==> flow/design.v <==
module Arbiter(
	input		logic			clk,
  input		logic			reset,
	input		logic	[3:0]	BusReq,
	output	logic	[3:0]	BusGrant,
	inout		logic			BusBusy
);
  logic [1:0] grant_pointer;
  logic [3:0] grant_reg;
  logic [3:0] grant_next;
  always_comb begin
    grant_next = grant_reg;
    if (|grant_reg) begin
      if ((grant_reg & BusReq) == 4'b0000) begin
        grant_next = 4'b0000;
      end
    end
    if (grant_next == 4'b0000) begin
      for (int i = 0; i < 4; i = i + 1) begin
        if (BusReq[(grant_pointer + i[1:0]) & 2'b11] && grant_next == 4'b0000) begin
          grant_next[(grant_pointer + i[1:0]) & 2'b11] = 1'b1;
        end
      end
    end
  end
  assign BusGrant = grant_reg;
  always_ff @(posedge clk) begin
    if (reset) begin
      grant_pointer <= 2'b00;
      grant_reg <= 4'b0000;
    end else begin
      grant_reg <= grant_next;
      if (grant_reg == 4'b0000 && grant_next != 4'b0000) begin
        for (int i = 0; i < 4; i = i + 1) begin
          if (grant_next[i]) begin
            grant_pointer <= i[1:0] + 2'b01;  
          end
        end
      end
    end
  end
  assign BusBusy = 1'bz;  
endmodule
-- Tool chain data of Arbiter
What the tools print for Arbiter, step after step.
Line numbers count from 1 in the design file above.
The mark -- stands for no value.
- top: Arbiter
- clock input: clk
- library: sky130hd
- timing corner: tt_025C_1v80

-- Elaborated design
Source: Yosys, flattened and elaborated, memories not mapped. Widths are those after wreduce. Registers that Yosys merges into a memory's read port (data or address) are not register bits. Print and check cells do not count. Equal cells are merged and count once.
- cells after elaboration at 58
- noted bits of input ports: 6
- bits in registers: 6
- noted output and inout port bits: 5
- bitwise gates (word level): 13
- noted reductions and logical operators: 14
- noted mux-type cells: 14
- add/sub/neg operators at 7
- shifts and indexed selects: 8
- operators by type and width (kind ; count):
    4-bit 2-to-1 mux ; 10
    4-bit zero test ; 6
    4-bit AND ; 5
    1-bit by 3-bit variable shift with 4-bit output (first input constant) ; 4
    4-bit by 2-bit variable part select with 1-bit output ; 4
    4-bit bitwise OR ; 4
    4-bit NOT ; 4
    2-bit negation with 3-bit output ; 4
    2-bit 2-to-1 mux ; 4
    1-bit logical AND ; 5
    2-bit adder (second input constant) ; 2
    4-bit nonzero test ; 1
    4-bit OR reduction ; 1
    2-bit by 1-bit adder with 2-bit output (second input constant) ; 1
    2-bit AND reduction ; 1

-- Depth
Yosys ltp: most cells in a row. Word level: on the elaborated netlist, between registers, memories and ports. Mapped: between sequential cells and ports; inverters and the memories' decode and read muxes count.
- noted word-level depth: 24
- ABC_AREA: 0
- noted gate-level depth with buffers: 11
- depth with buffers taken out at 9

-- Synthesis result
The flow's flattened synthesis, as Yosys stat reports it; memories are mapped. The netlist is that of the ABC_AREA named above (0 if unset); the other value can give another one.
Totals and module areas in this step are rounded.
- flip-flop cells: 6
- mapped area at 0.000763 sq mm
- sequential part of the area at 0.00012 sq mm
- noted standard cells after synthesis: 87
- cells by type (cell type ; count ; total area (sq um)):
    sky130_fd_sc_hd__dfxtp_1 ; 6 ; 120.115
    sky130_fd_sc_hd__mux4_2 ; 3 ; 67.565
    sky130_fd_sc_hd__ha_1 ; 4 ; 50.048
    sky130_fd_sc_hd__a32o_1 ; 4 ; 40.038
    sky130_fd_sc_hd__nor2_1 ; 9 ; 33.782
    sky130_fd_sc_hd__mux4_1 ; 1 ; 26.275
    sky130_fd_sc_hd__a21oi_1 ; 5 ; 25.024
    sky130_fd_sc_hd__nor4_4 ; 1 ; 21.27
    sky130_fd_sc_hd__o21ai_0 ; 4 ; 20.019
    sky130_fd_sc_hd__nand2_1 ; 5 ; 18.768
    sky130_fd_sc_hd__nand4_1 ; 3 ; 18.768
    sky130_fd_sc_hd__a22o_1 ; 2 ; 17.517
    sky130_fd_sc_hd__a41oi_2 ; 1 ; 16.266
    sky130_fd_sc_hd__a22oi_1 ; 2 ; 15.014
    sky130_fd_sc_hd__and3_2 ; 2 ; 15.014
    sky130_fd_sc_hd__nand3_1 ; 3 ; 15.014
    sky130_fd_sc_hd__nand2b_1 ; 2 ; 12.512
    sky130_fd_sc_hd__a2111o_1 ; 1 ; 11.261
Not listed: further types 26, cells in them 29.

-- Path before layout
Path of least setup slack by OpenSTA after synthesis, without wires, with an ideal clock, recovery checks aside; 20% of the period is set as input and as output delay. Where synthesis merged equal registers, the netlist keeps one of their names.
- path kind: input to register
- start: in BusReq[3]
- end: reg grant_pointer[0]
- clock period at 3.49 ns
- slack at 0.890 ns
- noted launch time at the first pin: 0.698 ns
- path delay: 1.901 ns
- noted setup time: 0.117 ns
- input delay at 0.698 ns
- arrival time at 2.482 ns
- noted buffers on the path: 0
- noted driving pins on the path: 6
- synthesis period reached: 2.6 ns
"path delay" = arrival - input delay + setup time.
"driving pins on the path" counts driving pins, that of a launching flip-flop among them; a cell with two outputs on the path counts twice.
"synthesis period reached" = period - worst setup slack (recovery checks aside). The figure is calculated, with input and output delays left at 20% of the set period.
The rows between start and end are the longest chain of elaborated cells between them; the timing report does not say that the signal goes this way. Where chains are equally long, one stands for them.
Each line given opens the expression or statement behind the cell; cells for indexed reads and writes are added by Yosys, which also makes memories of some case tables.
- cells stage by stage: sky130_fd_sc_hd__mux4_2 > sky130_fd_sc_hd__and4_1 > sky130_fd_sc_hd__a2111o_1 > sky130_fd_sc_hd__o221a_2 > sky130_fd_sc_hd__a31o_1 > sky130_fd_sc_hd__a32o_1
- noted length of the longest elaborated chain: 24
- noted elaborated cells on any way between the ends: 39
- those cells by class: shift: 4; mux: 14; logic: 9; reduce/logical: 12
- ends and longest elaborated chain, post-synthesis (what ; RTL line ; RTL):
    start, declared ; 4 ; input logic [3:0] BusReq,
    4-bit AND ; 14 ; if ((grant_reg & BusReq) == 4'b0000) begin
    4-bit zero test ; 14 ;
    4-bit 2-to-1 mux ; 14 ;
    4-bit 2-to-1 mux ; 13 ; if (|grant_reg) begin
    4-bit AND ; 21 ; grant_next[(grant_pointer + i[1:0]) & 2'b11] = 1'b1;
    4-bit bitwise OR ; 21 ;
    4-bit 2-to-1 mux ; 20 ; if (BusReq[(grant_pointer + i[1:0]) & 2'b11] && grant_next == 4'b0000) begin
    (+7 left out) ; -- ;
    4-bit 2-to-1 mux ; 20 ;
    4-bit 2-to-1 mux ; 18 ; if (grant_next == 4'b0000) begin
    4-bit AND ; 21 ;
    4-bit bitwise OR ; 21 ;
    4-bit 2-to-1 mux ; 20 ;
    4-bit 2-to-1 mux ; 18 ;
    2-bit 2-to-1 mux x4 ; 35 ; if (grant_next[i]) begin
    end, assigned ; 29 ; grant_pointer <= 2'b00;
    end, assigned ; 36 ; grant_pointer <= i[1:0] + 2'b01;
    end, declared ; 8 ; logic [1:0] grant_pointer;

-- Worst path after layout
Path of least setup slack in the final report of stored run 2 (OpenROAD, finished layout, wires in). Where an end is a register, its clock arrival counts in the times.
- path kind: register to register
- start: reg grant_pointer[1]
- end: reg grant_pointer[0]
- slack at -0.07 ns
- clock period at 2.29 ns
- noted setup time: 0.11 ns
- arrival time at 2.48 ns
- noted launch time at the first pin: 0.23 ns
- noted buffers on the path: 0
- noted driving pins on the path: 7
The rows between start and end are the longest chain of elaborated cells between them; the timing report does not say that the signal goes this way. Where chains are equally long, one stands for them.
- cells stage by stage: sky130_fd_sc_hd__dfxtp_4 > sky130_fd_sc_hd__mux4_2 > sky130_fd_sc_hd__and4_4 > sky130_fd_sc_hd__a2111o_1 > sky130_fd_sc_hd__o221a_4 > sky130_fd_sc_hd__a31o_1 > sky130_fd_sc_hd__a32o_1
- noted length of the longest elaborated chain: 23
- noted elaborated cells on any way between the ends: 49
- those cells by class: add/sub: 7; shift: 8; mux: 12; logic: 12; reduce/logical: 10
- ends and longest elaborated chain, after layout (what ; RTL line ; RTL):
    start, declared ; 8 ; logic [1:0] grant_pointer;
    start, assigned ; 29 ; grant_pointer <= 2'b00;
    start, assigned ; 36 ; grant_pointer <= i[1:0] + 2'b01;
    2-bit negation with 3-bit output ; 21 ; grant_next[(grant_pointer + i[1:0]) & 2'b11] = 1'b1;
    1-bit by 3-bit variable shift with 4-bit output ; 21 ;
    4-bit NOT ; 21 ;
    4-bit AND ; 21 ;
    4-bit bitwise OR ; 21 ;
    4-bit 2-to-1 mux ; 20 ; if (BusReq[(grant_pointer + i[1:0]) & 2'b11] && grant_next == 4'b0000) begin
    4-bit 2-to-1 mux ; 18 ; if (grant_next == 4'b0000) begin
    (+6 left out) ; -- ;
    4-bit 2-to-1 mux ; 20 ;
    4-bit 2-to-1 mux ; 18 ;
    4-bit AND ; 21 ;
    4-bit bitwise OR ; 21 ;
    4-bit 2-to-1 mux ; 20 ;
    4-bit 2-to-1 mux ; 18 ;
    2-bit 2-to-1 mux x4 ; 35 ; if (grant_next[i]) begin
    end, assigned ; 29 ;
    end, assigned ; 36 ;
    end, declared ; 8 ;

# Flow runs of Arbiter

Measured data: module Arbiter, platform sky130hd, 2 stored runs of the flow under differing settings, order arbitrary. Input and output delays are each 20% of the period that was set; the output load is 0.01 pF.
"period reached" is the run's clock period less its worst setup slack. It is reckoned from that one timing run; input and output delays stay at 20% of the period that was set.
By "worst setup path time" is meant the share of the clock period that the worst setup path is allowed (20% is reserved at inputs, 20% at outputs), minus its slack. Clock arrival times at its registers enter into it.
"power" rests on the timing tool's default activity at the inputs, not on a simulated workload.
Values from the reports are rounded here.

Stored run 1
Settings were period_ns = 2.47; CORE_UTILIZATION = 66; SETUP_SLACK_MARGIN = 0.38; PLACE_DENSITY = 0.8; HOLD_SLACK_MARGIN = -0.04; GPL_ROUTABILITY_DRIVEN = 0; CTS_CLUSTER_SIZE = 91; CAP_MARGIN = 40; MIN_ROUTING_LAYER = met2; MAX_ROUTING_LAYER = met5; CORE_MARGIN = 2; SLEW_MARGIN = 20
- stopped before the end: clock tree synthesis reported DPL-0038

Stored run 2
Settings were period_ns = 2.29; CAP_MARGIN = 20; CORE_MARGIN = 2; CORE_UTILIZATION = 40; SLEW_MARGIN = 20
- noted the die footprint: 0.00227 sq mm
- utilization after routing: 0.672
- std-cell area (final layout) at 0.00118 sq mm
- chip area in the Yosys report at 0.000763 sq mm
- smallest setup slack: -0.072 ns
- smallest hold slack at 0.835 ns
- period reached: 2.362 ns
- noted the power: 1.98 mW
- worst setup path time: 2.36 ns
- worst setup path type: register to register
- noted the sum of negative setup slack: -0.157 ns
